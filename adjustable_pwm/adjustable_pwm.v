==> flow/design.v <==
module adjustable_pwm #(parameter CNTR_LEN = 8)(
	input clk,
	input rst,
	input i_cycle_up,
	input i_cycle_down,
	output PWM_pin
	);
	reg PWM_d,PWM_q;
	reg [CNTR_LEN -1:0] CTR_d, CTR_q;
	reg [CNTR_LEN -1:0] compare =8;
	reg r_cycle_up;
	wire o_cycle_up;
	reg r_cycle_down;
	wire o_cycle_down;
	assign PWM_pin = PWM_q;
	debounce_switch #(.c_DEBOUNCE_LIMIT(100)) fltr_cycle_up
	(
		.i_Clk(clk),
		.i_Switch(i_cycle_up),
		.o_Switch(o_cycle_up)
	);
	debounce_switch #(.c_DEBOUNCE_LIMIT(100)) fltr_cycle_down
	(
		.i_Clk(clk),
		.i_Switch(i_cycle_down),
		.o_Switch(o_cycle_down)
	);
	always @* begin 
		CTR_d = CTR_q + 1;
		if(compare > CTR_q)
			PWM_d = 1'b1; 
		else
			PWM_d = 1'b0;
	end
	always @(posedge clk) begin
		r_cycle_up <= o_cycle_up;
		r_cycle_down <= o_cycle_down;
		if(o_cycle_up == 1'b0 && r_cycle_up == 1'b1) begin
			compare <= compare +1;
		end
		if(o_cycle_down == 1'b0 && r_cycle_down == 1'b1) begin
			compare <= compare -1;
		end
		if(rst) begin
			CTR_q <= 1'b0;
		end
		else begin
			CTR_q <= CTR_d;
		end	
		PWM_q <= PWM_d;	
	end	
endmodule	
module debounce_switch
	(input i_Clk,
	input i_Switch,
	output o_Switch);
	parameter c_DEBOUNCE_LIMIT = 250000;  
	reg r_State = 1'b0;
	reg [17:0] r_count = 0; 
	always @(posedge i_Clk) 
		begin
			if(i_Switch !== r_State && r_count < c_DEBOUNCE_LIMIT)
				 r_count <= r_count +1;  
			else if (r_count == c_DEBOUNCE_LIMIT)
				begin
					r_count <=0;
					r_State <= i_Switch;
				end	
			else
				r_count <=0;
		end
	assign o_Switch = r_State;
endmodule	
# Step by step through the tools: adjustable_pwm
# Tool output for the design above, in the order of the flow.
# Line numbers count from 1 in the design file above.
# Operators: Yosys type, input widths -> output width; for muxes data width and select width s.
# Library cell names are shortened.
# Not given: n/a
[design]
design = "adjustable_pwm"
clock_port = "clk"
lib = "sky130hd"
corner = "tt_025C_1v80"

# Word level
# Counts by Yosys on the flattened word-level netlist (proc, flatten, opt, wreduce; memories kept). Register bits leave out memories and registers merged into their read ports (data or address). Print and check cells are left out. Cells with the same type and inputs are merged into one.
[word_totals]
n_memories = 0
latchBits = 0
mem_bits_ro = 0
output_inout_bits = 1
ramBits = 0
reg_bits = 57
clocked_rd_ports_x_width = 0
[classes]
n_reduce_logical = 7
muxes = 3
cmp = 3
equal = 4
logic = 4
div_mod_pow = 0
shifts = 0
mul = 0
addsub = 5
[op_table]
columns = ["cell", "count"]
rows = [
  ["$add 18x1->18 const B", 2],
  ["$lt 18x7->1 const B", 2],
  ["$eq 18x7->1 const B", 2],
  ["$add 8x1->8 const B", 2],
  ["$mux 8", 2],
  ["$sub 8x1->8 const B", 1],
  ["$gt 8x8->1", 1],
  ["$logic_and 1x1->1", 4],
  ["$not 1->1", 4],
  ["$reduce_and 2->1", 2],
  ["$nex 1x1->1", 2],
  ["$reduce_bool 2->1", 1],
  ["$mux 1", 1],
]

# Longest topological paths
# Depth = most cells in a row (Yosys ltp): at word level without a register or memory, in the mapped netlist without a sequential cell, where the memories' decode and read muxes count.
[depth]
depth_word = 4
abc_area = 0
mapped_depth = 7
mapped_depth_nobuf = 7

# Synthesis result
# Source: synth_stat.txt of the flow (Yosys; design flattened, memories mapped). It holds for the ABC_AREA given above (unset counts as 0); a run with the other value may have another netlist.
# The area totals of this step are shown rounded.
[by_type]
columns = ["cell_type", "count", "type_area_um2"]
rows = [
  ["dfxtp_1", 47, 940.902],
  ["edfxtp_1", 10, 300.288],
  ["ha_1", 19, 237.728],
  ["xnor2_1", 15, 131.376],
  ["nor2_1", 25, 93.84],
  ["inv_1", 19, 71.318],
  ["xor2_1", 8, 70.067],
  ["nand3_1", 11, 55.053],
  ["and3_1", 6, 37.536],
  ["a21oi_1", 7, 35.034],
  ["o21ai_0", 6, 30.029],
  ["nor4_4", 1, 21.27],
  ["o211ai_4", 1, 21.27],
  ["fa_1", 1, 20.019],
  ["nor3_1", 4, 20.019],
  ["nand4_1", 3, 18.768],
  ["nor2b_1", 3, 18.768],
  ["nor4_1", 3, 18.768],
]
# Other cell types: 16; their cells: 23.
[synth_totals]
flip_flops = 57
sequential_area_um2 = 1240
yosys_area_um2 = 2300
cells = 212
buffers = 1
# The figures by module come from a second, unflattened synthesis with its own total; it is not the netlist above.
[hier_totals]
hier_cells = 207
area_unflattened_um2 = 2230
# Each row is one instance without its submodules.
[by_module]
columns = ["module", "seq_area_um2", "area_um2", "n_inst", "n_cells"]
rows = [
  ["debounce_switch (c_DEBOUNCE_LIMIT=100)", 390, 609, 2, 55],
  ["adjustable_pwm", 460, 1010, 1, 97],
]

# Worst setup path after synthesis
# Path of least setup slack by OpenSTA after synthesis, without wires, with an ideal clock, recovery checks aside; 20% of the period is set as input and as output delay. Where synthesis merged equal registers, the netlist keeps one of their names.
[synth_timing]
path_type = "register -> register"
from = "register fltr_cycle_down.r_State"
to = "register compare[6]"
clock_period_ns = 2.23
delay_ns = 2.036
n_path_buf = 0
required_ns = 2.095
path_slack_ns = 0.195
t_arrival_ns = 1.901
stages = 8
setup_ns = 0.135
synth_period_reached_ns = 2.035
# "delay_ns" = arrival - input delay + setup time.
# "stages" counts driving pins, that of a launching flip-flop among them; a cell with two outputs on the path counts twice.
# "synth_period_reached_ns" = period - worst setup slack (recovery checks aside). The figure is calculated, with input and output delays left at 20% of the set period.
# Between the ends stands the longest chain of elaborated cells between them, by number of cells; it is not shown to be the way that was timed. Of several equally long chains one is given.
# A line is the first line of the expression or statement that the cell stems from. Yosys adds cells for indexed reads and writes and turns some case tables into memories.
# The path ends at the data pin of a flip-flop with enable; ways to the enable are not counted.
[synth_via]
path_cell_list = "edfxtp_1 nand2b_1 inv_1 ha_1 nor2b_1 o31a_1 or4_1 nand3_1"
elab_chain_len = 3
cone_cells = 3
lines_between = 1
cone_classes = "mux: 1; logic: 1; reduce/logical: 1"
[synth_rtl]
columns = ["item", "line", "rtl"]
rows = [
  ["start: declaration", 58, "reg r_State = 1'b0;"],
  ["start: assignment", 67, "r_State <= i_Switch;"],
  ["$not 1->1", 41, "if(o_cycle_down == 1'b0 && r_cycle_down == 1'b1) begin"],
  ["$logic_and 1x1->1", 41, ""],
  ["$mux 8", 41, ""],
  ["end: assignment", 39, "compare <= compare +1;"],
  ["end: assignment", 42, "compare <= compare -1;"],
  ["end: declaration", 10, "reg [CNTR_LEN -1:0] compare =8;"],
]

# Timing after layout
# Path of least setup slack in the final report of stored run 1 (OpenROAD, finished layout, wires in). Where an end is a register, its clock arrival counts in the times.
[layout_timing]
path_type = "register -> register"
from = "register fltr_cycle_down.r_State"
to = "register compare[6]"
setup_ns = 0.13
path_slack_ns = 0.87
t_arrival_ns = 2.39
required_ns = 3.26
stages = 8
clock_period_ns = 3.07
n_path_buf = 0
# Between the ends stands the longest chain of elaborated cells between them, by number of cells; it is not shown to be the way that was timed. Of several equally long chains one is given.
# The path ends at the data pin of a flip-flop with enable; ways to the enable are not counted.
[layout_via]
path_cell_list = "edfxtp_1 nand2b_1 inv_1 ha_1 nor2b_1 o31a_1 or4_1 nand3_1"
elab_chain_len = 3
cone_cells = 3
lines_between = 1
cone_classes = "mux: 1; logic: 1; reduce/logical: 1"
[layout_rtl]
columns = ["item", "line", "rtl"]
rows = [
  ["start: declaration", 58, "reg r_State = 1'b0;"],
  ["start: assignment", 67, "r_State <= i_Switch;"],
  ["$not 1->1", 41, "if(o_cycle_down == 1'b0 && r_cycle_down == 1'b1) begin"],
  ["$logic_and 1x1->1", 41, ""],
  ["$mux 8", 41, ""],
  ["end: assignment", 39, "compare <= compare +1;"],
  ["end: assignment", 42, "compare <= compare -1;"],
  ["end: declaration", 10, "reg [CNTR_LEN -1:0] compare =8;"],
]

# Design adjustable_pwm on sky130hd. What follows are 2 stored runs of the flow, each under its own settings; their order means nothing. The constraints put input and output delay at 20% of the set period each and load the outputs with 0.01 pF.
# "worst_path_ns" is the time allowed to the run's worst setup path (the clock period less input and output delay, where it has them) less its slack. Clock arrival times count: a late capture clock shortens it, a late launch clock lengthens it.
# "fin_power_mw" rests on the timing tool's default activity at the inputs, not on a simulated workload.
# The results are shown rounded.

[[run]]
name = "stored run 1"
[run.settings]
period_ns = 3.07
CORE_UTILIZATION = 47
PLACE_DENSITY = 0.63
CELL_PAD_IN_SITES_GLOBAL_PLACEMENT = 0
CELL_PAD_IN_SITES_DETAIL_PLACEMENT = 0
CTS_CLUSTER_SIZE = 19
CAP_MARGIN = 20
CORE_MARGIN = 2
SLEW_MARGIN = 20
[run.results]
synthesis_area_um2 = 2300
fin_util_pct = 57.9
setup_worst_slack_ns = 0.870
fin_power_mw = 1.56
die_um2 = 5470
worst_path_ns = 2.20
worstPathKind = "register -> register"

[[run]]
name = "stored run 2"
[run.settings]
period_ns = 2.32
SETUP_SLACK_MARGIN = 0.49
CAP_MARGIN = 20
CORE_MARGIN = 2
CORE_UTILIZATION = 40
SLEW_MARGIN = 20
[run.results]
die_um2 = 6380
fin_util_pct = 51.1
worst_path_ns = 1.86
worstPathKind = "register -> register"
setup_worst_slack_ns = 0.463
fin_power_mw = 1.96
synthesis_area_um2 = 2300
